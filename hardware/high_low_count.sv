==> flow/design.v <==
`timescale 1ns / 1ps
module  high_low_count #(
	parameter integer 	CLK_FREQUENCY_HZ = 100000000)
	(				
	input 					clk,			 
	input 			 		reset,			 
	input 					pwm_signal,		 
	output reg	[31:0]		high_count,		 
	output reg	[31:0]		low_count);		 
	reg			[31:0]		count;			 
	reg 					prev_pwm; 		 
	always@(posedge clk) begin
		if (reset) begin					 
			count <= 32'b0;					 
			high_count <= 32'b0;			 
			low_count <= 32'b0;				 
			prev_pwm <= 1'b0;				 
		end
		else if (pwm_signal == 1'b1) begin 		 
			if (prev_pwm != pwm_signal) begin 	 
				count <= 32'b0; 			     
				low_count <= count;			     
				prev_pwm <= 1'b1;			     
			end
			else begin
				count <= count + 1'b1;		     
			end
		end
		else if (pwm_signal == 1'b0) begin 		 
			if (prev_pwm != pwm_signal) begin 	 
				count <= 32'b0; 			     
				high_count <= count; 		     
				prev_pwm <= pwm_signal; 		 
			end
			else begin
				count <= count + 1'b1; 		      
			end
		end
	end
endmodule
* Reports on high_low_count
Tool output for the design above, in the order of the flow.
Line numbers count from 1 in the design file above.
Operators carry their Yosys type and port widths (W data, S select, Z words).
The mark -- stands for no value.
- Design top :: high_low_count
- Clock :: clk
- Cell library :: sky130hd
- Library corner :: tt_025C_1v80

* After elaboration
Yosys after proc, flatten, opt, wreduce and memory -nomap, before mapping. Memory bits, and registers merged into a memory's read port (data or address), are not among the register bits. Print and check cells are not counted. Equal cells are merged and count once.
- Add/subtract/negate cells :: 1
- Equality and inequality tests :: 1
- Mux-type cells :: 3
- Bitwise gates (word level) :: 1
- Reduce/logical cells :: 3
** Operator list (number)
- $add A32 B1 Y32 const B :: 1
- $reduce_and A2 Y1 :: 2
- $mux W1 :: 3
- $reduce_or A2 Y1 :: 1
- $ne A1 B1 Y1 :: 1
- $not A1 Y1 :: 1
- Flip-flop bits (word level) :: 97
- Bits of input ports :: 3
- Output and inout bits :: 64
- Cells after elaboration :: 13

* Depth
Depth = most cells in a row (Yosys ltp): at word level without a register or memory, in the mapped netlist without a sequential cell, where the memories' decode and read muxes count.
- Depth in word-level cells :: 3
- ABC_AREA :: 0
- Mapped depth :: 7
- Depth with buffers taken out :: 5

* Synthesis result
Yosys stat after the flow's synthesis: flattened, memories mapped to cells. It holds for the ABC_AREA given above (unset counts as 0); a run with the other value may have another netlist.
- Cells in the netlist :: 397
- Synthesis area :: 0.0038224 mm²
- Area of sequential cells :: 0.0019419 mm²
- Flip-flops :: 97
- Buffers :: 32
** Cell types
- sky130_fd_sc_hd__dfxtp_1 :: number 97, total area 1.94E+03 µm²
- sky130_fd_sc_hd__mux2i_1 :: number 65, total area 650.624 µm²
- sky130_fd_sc_hd__nor2_1 :: number 77, total area 289.027 µm²
- sky130_fd_sc_hd__o31ai_1 :: number 15, total area 112.608 µm²
- sky130_fd_sc_hd__or4_1 :: number 15, total area 112.608 µm²
- sky130_fd_sc_hd__a21oi_1 :: number 20, total area 100.096 µm²
- sky130_fd_sc_hd__clkbuf_1 :: number 18, total area 67.565 µm²
- sky130_fd_sc_hd__xnor2_1 :: number 7, total area 61.309 µm²
- sky130_fd_sc_hd__nand4_1 :: number 8, total area 50.048 µm²
- sky130_fd_sc_hd__nand2_1 :: number 12, total area 45.043 µm²
- sky130_fd_sc_hd__nand3_1 :: number 9, total area 45.043 µm²
- sky130_fd_sc_hd__ha_1 :: number 3, total area 37.536 µm²
- sky130_fd_sc_hd__and4_1 :: number 4, total area 35.034 µm²
- sky130_fd_sc_hd__buf_1 :: number 7, total area 26.275 µm²
- sky130_fd_sc_hd__xor2_1 :: number 3, total area 26.275 µm²
- sky130_fd_sc_hd__buf_2 :: number 5, total area 25.024 µm²
- sky130_fd_sc_hd__or3_1 :: number 4, total area 25.024 µm²
- sky130_fd_sc_hd__inv_1 :: number 6, total area 22.522 µm²
Other cell types: 13; their cells: 22.

* Path before layout
Source: OpenSTA report_checks on the synthesized netlist (no wires, ideal clock, input and output delay 20% of the period each), path of least setup slack; recovery checks are left aside. Register names are those of the netlist, which keeps one name where synthesis merged equal registers.
- Kind :: reg2reg
- Start point :: reg count[16]
- End point :: reg count[25]
- Period :: 3.62 ns
- Library setup time :: 0.070 ns
- Launch time at the first pin :: 0.000 ns
- Arrival time :: 1.916 ns
- Data required time :: 3.550 ns
- Path slack :: 1.633 ns
- Path delay :: 1.986 ns
- Driving pins on the path :: 8
- Path buffers :: 3
- Synthesis period reached :: 1.987 ns
"path delay" = arrival - input delay + setup time.
"driving pins on the path" counts driving pins, that of a launching flip-flop among them; a cell with two outputs on the path counts twice.
"synthesis period reached" = period - worst setup slack (recovery checks aside). The figure is calculated, with input and output delays left at 20% of the set period.
The rows between start and end are the longest chain of elaborated cells between them; the timing report does not say that the signal goes this way. Where chains are equally long, one stands for them.
A line is the first line of the expression or statement that the cell stems from. Yosys adds cells for indexed reads and writes and turns some case tables into memories.
At most two assigning lines are given for a register; there are more.
- Path through :: sky130_fd_sc_hd__dfxtp_1 sky130_fd_sc_hd__buf_2 sky130_fd_sc_hd__nand4_1 sky130_fd_sc_hd__or4_1 sky130_fd_sc_hd__buf_2 sky130_fd_sc_hd__buf_6 sky130_fd_sc_hd__or4_1 sky130_fd_sc_hd__a21oi_1
- Cells in the longest elaborated chain :: 1
- Elaborated cells on any way between the ends :: 1
- Those cells by class :: add/sub: 1
** RTL lines, path post-synthesis
- from (decl) :: RTL line 10 : reg [31:0] count;
- from (assign) :: RTL line 26 : count <= count + 1'b1;
- from (assign) :: RTL line 36 : count <= count + 1'b1;
- $add A32 B1 Y32 :: RTL line 36
- to (assign) :: RTL line 26
- to (assign) :: RTL line 36
- to (decl) :: RTL line 10

* Worst path after layout
Path of least setup slack in the final report of entry A (OpenROAD, finished layout, wires in). Where an end is a register, its clock arrival counts in the times.
- Kind :: reg2reg
- Start point :: reg count[0]
- End point :: reg count[17]
- Period :: 2.69 ns
- Library setup time :: 0.07 ns
- Launch time at the first pin :: 0.35 ns
- Arrival time :: 2.70 ns
- Data required time :: 2.97 ns
- Path slack :: 0.27 ns
- Driving pins on the path :: 5
- Path buffers :: 0
The rows between start and end are the longest chain of elaborated cells between them; the timing report does not say that the signal goes this way. Where chains are equally long, one stands for them.
At most two assigning lines are given for a register; there are more.
- Path through :: sky130_fd_sc_hd__dfxtp_1 sky130_fd_sc_hd__nand3_1 sky130_fd_sc_hd__or4_1 sky130_fd_sc_hd__or4_2 sky130_fd_sc_hd__a21oi_1
- Cells in the longest elaborated chain :: 1
- Elaborated cells on any way between the ends :: 1
- Those cells by class :: add/sub: 1
** RTL lines, path after layout
- from (decl) :: RTL line 10 : reg [31:0] count;
- from (assign) :: RTL line 26 : count <= count + 1'b1;
- from (assign) :: RTL line 36 : count <= count + 1'b1;
- $add A32 B1 Y32 :: RTL line 36
- to (assign) :: RTL line 26
- to (assign) :: RTL line 36
- to (decl) :: RTL line 10

FLOW RESULTS
============

Flow measurements of high_low_count on sky130hd: 2 stored runs with different settings, listed in no order. Input and output delays are each 20% of the period that was set; the output load is 0.01 pF.
By "period reached" is meant the clock period of the run minus its worst setup slack. This is arithmetic on one report: input and output delays are still those of the set period (20% each).
"time on the worst setup path" means the part of the period allowed to the worst setup path (the constraints hold back 20% at inputs and 20% at outputs) less its slack; where the path has registers, the arrival times of their clocks count too.

** Entry A
- Settings :: period_ns=2.69; CORE_UTILIZATION=51; PLACE_DENSITY=0.37; CELL_PAD_IN_SITES_DETAIL_PLACEMENT=1; TNS_END_PERCENT=40; GPL_ROUTABILITY_DRIVEN=0; CTS_CLUSTER_SIZE=29; MAX_ROUTING_LAYER=met4; CAP_MARGIN=20; CORE_MARGIN=2; SLEW_MARGIN=20
- Period reached :: 2.419 ns
- Final design utilization :: 65.5 %
- Time on the worst setup path :: 2.42 ns
- Critical path kind :: reg2reg
- Chip area in the Yosys report :: 0.0038224 mm²
- Die footprint :: 0.0082038 mm²
- Setup total negative slack :: 0.000 ns
- Area of the standard cells in the finished layout :: 0.0047496 mm²
- Smallest hold slack :: 0.503 ns
- Worst setup slack after layout :: 0.271 ns

** Entry B
- Settings :: period_ns=1.74; CORE_UTILIZATION=54; SETUP_SLACK_MARGIN=-0.1; PLACE_DENSITY_LB_ADDON=0.19; TNS_END_PERCENT=75; CTS_CLUSTER_SIZE=76; SLEW_MARGIN=0; MAX_ROUTING_LAYER=met4; CAP_MARGIN=20; CORE_MARGIN=2
- Setup total negative slack :: -0.487 ns
- Chip area in the Yosys report :: 0.0038224 mm²
- Area of the standard cells in the finished layout :: 0.0052125 mm²
- Worst setup slack after layout :: -0.081 ns
- Final design utilization :: 76.3 %
- Smallest hold slack :: 0.219 ns
- Period reached :: 1.821 ns
- Time on the worst setup path :: 1.82 ns
- Critical path kind :: reg2reg
- Die footprint :: 0.0077678 mm²
